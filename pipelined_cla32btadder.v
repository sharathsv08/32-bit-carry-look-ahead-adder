==> flow/design.v <==
`timescale 1ns / 1ps
module cla16btadder(a,b, cin, sum,cout);
input [15:0] a,b;
input cin;
output [15:0] sum;
output cout;
wire c1,c2,c3;
cla4btadder cla1 (.a(a[3:0]), .b(b[3:0]), .cin(cin), .sum(sum[3:0]), .cout(c1));
cla4btadder cla2 (.a(a[7:4]), .b(b[7:4]), .cin(c1), .sum(sum[7:4]), .cout(c2));
cla4btadder cla3(.a(a[11:8]), .b(b[11:8]), .cin(c2), .sum(sum[11:8]), .cout(c3));
cla4btadder cla4(.a(a[15:12]), .b(b[15:12]), .cin(c3), .sum(sum[15:12]), .cout(cout));
endmodule
`timescale 1ns / 1ps
module cla32btadder(a,b, cin, sum,cout);
input [31:0] a,b;
input cin;
output [31:0] sum;
output cout;
wire C1;
cla16btadder cla1 (.a(a[15:0]), .b(b[15:0]), .cin(cin), .sum(sum[15:0]), .cout(C1));
cla16btadder cla2 (.a(a[31:16]), .b(b[31:16]), .cin(C1), .sum(sum[31:16]), .cout(cout));
endmodule
`timescale 1ns / 1ps
module cla4btadder(a,b, cin, sum,cout);
input [3:0] a,b;
input cin;
output [3:0] sum;
output cout;
wire [3:0] p,g,c;
assign p=a^b;
assign g=a&b;
assign c[0]=cin;
assign c[1]= g[0]|(p[0]&c[0]);
assign c[2]= g[1] | (p[1]&g[0]) | p[1]&p[0]&c[0];
assign c[3]= g[2] | (p[2]&g[1]) | p[2]&p[1]&g[0] | p[2]&p[1]&p[0]&c[0];
assign cout= g[3] | (p[3]&g[2]) | p[3]&p[2]&g[1] | p[3]&p[2]&p[1]&g[0] | p[3]&p[2]&p[1]&p[0]&c[0];
assign sum=p^c;
endmodule
`timescale 1ns / 1ps
module pipelined_cla32btadder(input clk,
input rst,
input  [31:0]a,
input  [31:0]b,
input cin,
output  reg[31:0]sum,
output  reg cout
    );
    reg [31:0] a_r,b_r;
    reg c_in;
    wire [31:0] s_r;
    wire c_r;
    cla32btadder uut(.a(a_r), .b(b_r), .cin(c_in), .sum(s_r), .cout(c_r));
    always @ (posedge clk or posedge rst) begin
    if(rst)
    begin
    a_r<=32'b00000000000000000000000000000000;
    b_r<=32'b00000000000000000000000000000000;
    c_in<=1'b00000000000000000000000000000000;
    end
    else
    begin
    a_r<=a;
    b_r<=b;
    c_in<=cin;
    sum<=s_r;
    cout<=c_r;
    end
    end
endmodule
From RTL to reports: pipelined_cla32btadder --
Tool output for the design above, in the order of the flow. Lines are those of the file above, counted from 1. Operators: Yosys type, input widths -> output width; for muxes data width and select width s. Library cell names are shortened. A cell with -- has no value.
Inputs: top pipelined_cla32btadder, clock input clk, standard-cell library sky130hd, library corner tt_025C_1v80

Word-level counts --
Yosys after proc, flatten, opt, wreduce and memory -nomap, before mapping. Enables and synchronous resets that opt folds into registers are not counted as muxes. Memory bits, and registers merged into a memory's read port (data or address), are not among the register bits. Print and check cells are not counted. Equal cells are merged and count once.
Storage and ports: output and inout bits 33, input bits 67, bits in registers 98
Operators by class: bitwise operators 232
Operators with widths (count):
- $and 1x1->1 | 128
- $or 1x1->1 | 80
- $xor 4x4->4 | 16
- $and 4x4->4 | 8

Longest topological paths --
Depth = most cells in a row (Yosys ltp): at word level without a register or memory, in the mapped netlist without a sequential cell, where the memories' decode and read muxes count.
Logic depth: word-level depth 21, ABC_AREA 0, gate-level depth with buffers 9, depth with buffers taken out 9

Synthesis result --
Source: synth_stat.txt of the flow (Yosys; design flattened, memories mapped). It holds for the ABC_AREA given above (unset counts as 0); a run with the other value may have another netlist. The area totals of this step are shown rounded.
Mapped netlist: flip-flops 98, buffer cells 0, mapped area 3976 sq um, cell count 264
Cells by type:
- dfrtp_1 | count 65, area in all 1626.56 sq um
- edfxtp_1 | count 33, area in all 990.95 sq um
- ha_1 | count 32, area in all 400.384 sq um
- fa_1 | count 8, area in all 160.154 sq um
- a21o_1 | count 14, area in all 105.101 sq um
- xor2_1 | count 12, area in all 105.101 sq um
- xnor2_1 | count 10, area in all 87.584 sq um
- a21oi_1 | count 17, area in all 85.082 sq um
- inv_1 | count 11, area in all 41.29 sq um
- nand2_1 | count 11, area in all 41.29 sq um
- nor2_1 | count 10, area in all 37.536 sq um
- nand3_1 | count 6, area in all 30.029 sq um
- nand4_1 | count 4, area in all 25.024 sq um
- o21ai_0 | count 5, area in all 25.024 sq um
- o21bai_1 | count 3, area in all 22.522 sq um
- a31oi_4 | count 1, area in all 21.27 sq um
- a31oi_1 | count 2, area in all 12.512 sq um
- nor2b_1 | count 2, area in all 12.512 sq um
Not listed: further types 18, cells in them 18. By module: a second synthesis without flattening, with its own total; a netlist apart from the flattened one above.
Unflattened totals: cells (unflattened synthesis) 235, area total of the unflattened synthesis 3802 sq um
Rows give one instance, submodules left out.
By module:
- pipelined_cla32btadder | times used 1, cells 99, area 2621 sq um, sequential area 2618 sq um
- cla4btadder | times used 8, cells 17, area 147.6 sq um, sequential area 0.0 sq um
- cla16btadder | times used 2, cells 0, area 0.0 sq um, sequential area 0.0 sq um
- cla32btadder | times used 1, cells 0, area 0.0 sq um, sequential area 0.0 sq um

Worst setup path after synthesis --
Source: OpenSTA report_checks on the synthesized netlist (no wires, ideal clock, input and output delay 20% of the period each), path of least setup slack; recovery checks are left aside. Register names are those of the netlist, which keeps one name where synthesis merged equal registers.
Timing path after synthesis: path type in2reg, start point input rst, end point register cout, launch time at the first pin 784 ps, library setup time 455 ps, period 3920 ps, arrival 2762 ps, required time 3465 ps, input delay 784 ps, path delay 2433 ps, buffers on the path 0, stages on the path 1, slack 703 ps, synthesis period reached 3217 ps
"path delay" = arrival - input delay + setup time. "stages on the path": output pins that drive a net of the path, with the launching flip-flop's if there is one; two outputs of one cell count as two. "synthesis period reached" = period - worst setup slack (recovery checks aside). The figure is calculated, with input and output delays left at 20% of the set period.
Between the ends, after synthesis: cells stage by stage inv_1, cells in the longest elaborated chain 0
Ends and longest elaborated chain, after synthesis:
- from (decl) | line 41 | input rst,
- to (assign) | line 66 | cout<=c_r;
- to (decl) | line 46 | output  reg cout

Worst path after layout --
From the final timing report of run 1: the path of least setup slack in the routed layout; clock arrival at registers is part of the times. The report prints the path's times to 10 ps; the period is as set.
Timing path after layout: path type reg2reg, start point register a_r[9], end point register sum[24], stages on the path 9, launch time at the first pin 350 ps, buffers on the path 0, slack 640 ps, library setup time 250 ps, period 3520 ps, required time 3620 ps, arrival 2980 ps
Between the ends stands the longest chain of elaborated cells between them, by number of cells; it is not shown to be the way that was timed. Of several equally long chains one is given. Each line given opens the expression or statement behind the cell; cells for indexed reads and writes are added by Yosys, which also makes memories of some case tables.
Between the ends, after layout: cells stage by stage dfrtp_1 -> ha_1 -> nand4_1 -> or4_1 -> a21o_1 -> a31oi_4 -> a21boi_1 -> inv_1 -> fa_1, cells in the longest elaborated chain 12
Ends and longest elaborated chain, after layout:
- from (decl) | line 48 | reg [31:0] a_r,b_r;
- from (assign) | line 56 | a_r<=32'b00000000000000000000000000000000;
- from (assign) | line 62 | a_r<=a;
- $and 4x4->4 | line 31 | assign g=a&b;
- $and 1x1->1 | line 36 | assign cout= g[3] | (p[3]&g[2]) | p[3]&p[2]&g[1] | p[3]&p[2]&p[1]&g[0] | p[3]&p[2]&p[1]&p[0]&c[0];
- $or 1x1->1 (3 in a row) | line 36
- $and 1x1->1 | line 36
- $or 1x1->1 | line 36
- $and 1x1->1 | line 36
- $or 1x1->1 | line 36
- $and 1x1->1 | line 36
- $or 1x1->1 | line 36
- $xor 4x4->4 | line 37 | assign sum=p^c;
- to (assign) | line 65 | sum<=s_r;
- to (decl) | line 45 | output  reg[31:0]sum,

Hand-over note for pipelined_cla32btadder

Measured results for pipelined_cla32btadder: 2 stored runs of the Yosys and OpenROAD flow on sky130hd. The settings differ; the order carries no meaning. The constraints put input and output delay at 20% of the set period each and load the outputs with 0.01 pF.
"period achieved" is the run's clock period less its worst setup slack. It is reckoned from that one timing run; input and output delays stay at 20% of the period that was set.
"critical path time" is the time allowed to the run's worst setup path (the clock period less input and output delay, where it has them) less its slack. Clock arrival times count: a late capture clock shortens it, a late launch clock lengthens it.
"critical path time" is given in steps of 10 ps.
Results are given in rounded form.

[run 1] flow files
==> flow/run.sh <==
#!/bin/bash
# the make line also repeats the synthesis and layout settings of config.mk as NAME=value (left out here)
make -C /OpenROAD-flow-scripts/flow DESIGN_CONFIG=/design/flow/config.mk WORK_HOME=/design/flow/orfs CLKGATE_MAP_FILE= finish
==> flow/config.mk <==
export PLATFORM = sky130hd
export DESIGN_NAME = pipelined_cla32btadder
export DESIGN_NICKNAME = pipelined_cla32btadder
export VERILOG_FILES = /design/flow/design.v
export SDC_FILE = /design/flow/constraint.sdc
export NUM_CORES = 4
export LEC_CHECK = 0
export CAP_MARGIN = 20
export CORE_MARGIN = 2
export CORE_UTILIZATION = 40
export SLEW_MARGIN = 20
==> flow/constraint.sdc <==
create_clock -name core_clock -period 3.52 [get_ports {clk}]
set_input_delay 0.7040 -clock core_clock [delete_from_list [all_inputs] [get_ports {clk}]]
set_output_delay 0.7040 -clock core_clock [all_outputs]
set_load 0.01 [all_outputs]

[run 1] result: die outline area 10750 sq um; standard-cell area after layout 5341 sq um; post-route worst hold slack 641 ps; worst setup slack after layout 637 ps; post-route utilization 54.9%; netlist area reported by Yosys 3976 sq um; period achieved 2883 ps; critical path time 2880 ps; worst setup path kind reg2reg

[run 2] flow files
==> flow/run.sh <==
#!/bin/bash
# the make line also repeats the synthesis and layout settings of config.mk as NAME=value (left out here)
make -C /OpenROAD-flow-scripts/flow DESIGN_CONFIG=/design/flow/config.mk WORK_HOME=/design/flow/orfs CLKGATE_MAP_FILE= finish
==> flow/config.mk <==
export PLATFORM = sky130hd
export DESIGN_NAME = pipelined_cla32btadder
export DESIGN_NICKNAME = pipelined_cla32btadder
export VERILOG_FILES = /design/flow/design.v
export SDC_FILE = /design/flow/constraint.sdc
export NUM_CORES = 4
export LEC_CHECK = 0
export ABC_AREA = 0
export CAP_MARGIN = 20
export CELL_PAD_IN_SITES_GLOBAL_PLACEMENT = 2
export CORE_MARGIN = 7
export CORE_UTILIZATION = 48
export CTS_CLUSTER_SIZE = 96
export GPL_TIMING_DRIVEN = 0
export MIN_ROUTING_LAYER = met2
export PLACE_DENSITY_LB_ADDON = 0.07
export SETUP_SLACK_MARGIN = 0.47
export SLEW_MARGIN = 35
==> flow/constraint.sdc <==
create_clock -name core_clock -period 2.28 [get_ports {clk}]
set_input_delay 0.4560 -clock core_clock [delete_from_list [all_inputs] [get_ports {clk}]]
set_output_delay 0.4560 -clock core_clock [all_outputs]
set_load 0.01 [all_outputs]

[run 2] result: die outline area 11030 sq um; standard-cell area after layout 5932 sq um; post-route worst hold slack 528 ps; worst setup slack after layout -384 ps; post-route utilization 72.9%; netlist area reported by Yosys 3976 sq um; period achieved 2664 ps; critical path time 2660 ps; worst setup path kind reg2reg

End of note.
